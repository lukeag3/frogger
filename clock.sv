==> flow/design.v <==
module clock(input logic clk, Reset, gameEnd, gameStart,
				 input logic [3:0] level,
				 output logic [5:0] tim );
	 logic[31:0] time_internal;
	 logic [3:0] prevLevel;
    always_ff @ (posedge Reset or posedge clk)
	 begin: countdown
        if (Reset)   
        begin 
				time_internal <= 3000000000;
				prevLevel <= 0;
        end
		  else if(level > prevLevel)
		  begin
				prevLevel <= level;
				time_internal <= 3000000000;
		  end
		  else if (gameStart == 1'b0 || gameEnd == 1'b1)
		  begin
				time_internal <= 3000000000;
		  end
		  else
		  begin
				if(time_internal == 0)
				begin
					time_internal <= 32'b0;
				end
				else
				begin
				time_internal <= time_internal - 1;
				end
		  end
	end 
	assign tim = time_internal/50000000;
endmodule 
# ---- From RTL to reports: clock
# The steps from the RTL of clock to its reports follow in flow order.
# Line numbers count from 1 in the design file above.
# Operators carry their Yosys type and port widths (W data, S select, Z words).
# Library cell names are shortened.
# A cell with - has no value.
dict set report inputs {
  top_module {clock}
  clk_port {clk}
  lib {sky130hd}
  pvt_corner {tt_025C_1v80}
}

# ---- Word level
# Yosys after proc, flatten, opt, wreduce and memory -nomap, before mapping. Enables and synchronous resets that opt folds into registers are not counted as muxes. Memory bits, and registers merged into a memory's read port (data or address), are not among the register bits. Print and check cells are not counted. Equal cells are merged and count once.
dict set report op_classes {
  add_sub_neg 1
  mul 0
  div 1
  cmp 1
  eq_ne 0
  shift 0
  n_mux 3
  bitwise 1
  n_reduce_logical 2
}
# op n
set ops {}
lappend ops {{$div A32 B26 Y32 const B} 1}
lappend ops {{$mux W32} 3}
lappend ops {{$sub A32 B1 Y32 const B} 1}
lappend ops {{$logic_not A32 Y1} 1}
lappend ops {{$gt A4 B4 Y1} 1}
lappend ops {{$logic_or A1 B1 Y1} 1}
lappend ops {{$not A1 Y1} 1}
dict set report word_totals {
  register_bits 36
  latch_bits 0
  ramBits 0
  mem_bits_ro 0
  clocked_rd_ports_x_width 0
  memories 0
  in_bits 8
}

# ---- Depth
# Yosys ltp: most cells in a row. Word level: on the elaborated netlist, between registers, memories and ports. Mapped: between sequential cells and ports; inverters and the memories' decode and read muxes count.
dict set report logic_depth {
  ltp_word 4
  ABC_AREA 0
  ltp_mapped 35
  mapped_depth_nobuf 30
}

# ---- Synthesis result
# The flow's flattened synthesis, as Yosys stat reports it; memories are mapped. The netlist is that of the ABC_AREA named above (0 if unset); the other value can give another one.
# The area totals of this step are shown rounded.
# cell n type_area_um2
set types {}
lappend types {dfrtp_1 24 600.576}
lappend types {xnor2_1 45 394.128}
lappend types {nor2_1 95 356.592}
lappend types {dfstp_2 12 315.302}
lappend types {nand2_1 80 300.288}
lappend types {nor3_1 43 215.206}
lappend types {xor2_1 24 210.202}
lappend types {o21ai_0 41 205.197}
lappend types {a21oi_1 40 200.192}
lappend types {nand3_1 33 165.158}
lappend types {nor4_1 23 143.888}
lappend types {clkbuf_1 33 123.869}
lappend types {o31ai_1 15 112.608}
lappend types {o211ai_1 14 105.101}
lappend types {and2_1 16 100.096}
lappend types {or3_1 16 100.096}
lappend types {nand2b_1 15 93.84}
lappend types {a211oi_1 12 90.086}
# Not listed: further types 88, cells in them 291.
dict set report mapped {
  mapped_cells 872
  yosys_area_um2 6362
  flip_flops 36
  n_buf 49
}

# ---- Path before layout
# OpenSTA on the mapped netlist: ideal clock, no wires. The path of least setup slack (recovery checks aside). Input and output delay are each 20% of the period. Register names are those of the netlist, which keeps one name where synthesis merged equal registers.
dict set report synth_path {
  path_type {register to output}
  startpoint {reg time_internal[20]}
  endpoint {out tim[0]}
  tclk_ns 10.2
  arrival_time_ns 7.518
  setup_slack_ns 0.642
  path_delay_ns 7.518
  driving_pins 31
  synth_period_reached_ns 9.558
}
# "path_delay_ns" = arrival - input delay + setup time.
# A path that ends at an output port has no setup time.
# "driving_pins" counts driving pins, that of a launching flip-flop among them; a cell with two outputs on the path counts twice.
# "synth_period_reached_ns" is the clock period less the worst setup slack; recovery checks do not enter. This is arithmetic on one report: input and output delays are still those of the set period (20% each).
# Between the ends stands the longest chain of elaborated cells between them, by number of cells; it is not shown to be the way that was timed. Of several equally long chains one is given.
# Each line given opens the expression or statement behind the cell; cells for indexed reads and writes are added by Yosys, which also makes memories of some case tables.
# A register here has more assigning lines than the two given.
dict set report synth_via {
  cell_sequence {dfstp_2 buf_2 nand4_1 nor2_1 a21oi_1 or4_1 a21o_4 o31ai_4 a21oi_4 clkinv_4 a311oi_4 or3_1 buf_2 or3_1 a2111o_1 a221o_1 a211oi_4 nor2_2 clkinv_2 nor2_1 nor4_4 o221ai_1 xor2_1 or4_1 a2111oi_2 nor4_2 nor2_1 a21boi_0 o211a_2 a21oi_1 o211ai_1}
  elab_chain_len 1
}
# element line
set synth_rtl {}
lappend synth_rtl {{start: declaration} 4} ;# logic[31:0] time_internal;
lappend synth_rtl {{start: assignment} 10} ;# time_internal <= 3000000000;
lappend synth_rtl {{start: assignment} 30} ;# time_internal <= time_internal - 1;
lappend synth_rtl {{$div A32 B26 Y32} 34} ;# assign tim = time_internal/50000000;
lappend synth_rtl {{end: declaration} 3} ;# output logic [5:0] tim );
# Nets of the timed path that keep an RTL name, with a line that drives or declares them; the list need not be complete.
# net line
set synth_nets {}
lappend synth_nets {tim[3] 34}
lappend synth_nets {tim[1] 34}

# ---- Timing after layout
# From the final timing report of stored run 1: the path of least setup slack in the routed layout; clock arrival at registers is part of the times.
dict set report layout_path {
  path_type {register to output}
  startpoint {reg time_internal[13]}
  endpoint {out tim[0]}
  tclk_ns 19.5
  arrival_time_ns 10.65
  setup_slack_ns 4.95
  driving_pins 29
}
# Between the ends stands the longest chain of elaborated cells between them, by number of cells; it is not shown to be the way that was timed. Of several equally long chains one is given.
# A register here has more assigning lines than the two given.
dict set report layout_via {
  cell_sequence {dfrtp_1 nor3_2 nand2_1 a21oi_1 nor4b_1 o2111ai_2 o31ai_4 a21oi_4 clkinv_4 and4_1 or3_1 a31oi_4 inv_1 a31oi_1 nand3_1 a21oi_1 a31oi_1 nor4_4 o221a_2 mux2i_2 nand3b_1 nor4_1 nor2_1 or4_1 a21boi_0 o211a_2 a21oi_1 o211ai_1 clkdlybuf4s50_1}
  elab_chain_len 1
}
# element line
set layout_rtl {}
lappend layout_rtl {{start: declaration} 4} ;# logic[31:0] time_internal;
lappend layout_rtl {{start: assignment} 10} ;# time_internal <= 3000000000;
lappend layout_rtl {{start: assignment} 30} ;# time_internal <= time_internal - 1;
lappend layout_rtl {{$div A32 B26 Y32} 34} ;# assign tim = time_internal/50000000;
lappend layout_rtl {{end: declaration} 3} ;# output logic [5:0] tim );

; 2 stored runs of clock in the flow (synthesis by Yosys, layout by OpenROAD, sky130hd cells), in arbitrary order. Constraints: input delay and output delay 20% of the set period each, output load 0.01 pF.
; "achieved_clock_period_ns" means the clock period less the worst setup slack. The figure is calculated, with input and output delays left at 20% of the set period.
; "timing.worst_path_ns" is the time allowed to the run's worst setup path (the clock period less input and output delay, where it has them) less its slack. Clock arrival times count: a late capture clock shortens it, a late launch clock lengthens it.
; "total_power_uw": no workload was simulated; the value follows from the tool's default switching activity.
; The measured numbers are rounded.

[stored run 1: settings]
period_ns = 19.5
CORE_UTILIZATION = 70
PLACE_DENSITY = 0.38
HOLD_SLACK_MARGIN = -0.03
CORE_MARGIN = 10
CELL_PAD_IN_SITES_GLOBAL_PLACEMENT = 0
ABC_AREA = 0
CTS_CLUSTER_DIAMETER = 183
SLEW_MARGIN = 5
CAP_MARGIN = 20
[stored run 1: results]
final_hold_ws_ns = 0.493
layout_stdcell_area_um2 = 6564
timing.worst_path_ns = 10.65
path_kind = register to output
synth_chip_area_um2 = 6362
achieved_clock_period_ns = 14.546
finish.utilization_frac = 0.749
ws_setup_ns = 4.954
dieArea_um2 = 13300
total_power_uw = 353.3
setup_tns_ns = 0.000

[stored run 2: settings]
period_ns = 11.7
CORE_UTILIZATION = 54
PLACE_DENSITY_LB_ADDON = 0.26
CORE_MARGIN = 3
CELL_PAD_IN_SITES_GLOBAL_PLACEMENT = 2
ABC_AREA = 1
MIN_ROUTING_LAYER = met2
CAP_MARGIN = 20
SLEW_MARGIN = 20
[stored run 2: results]
outcome = unfinished; error FLW-0024 in placement
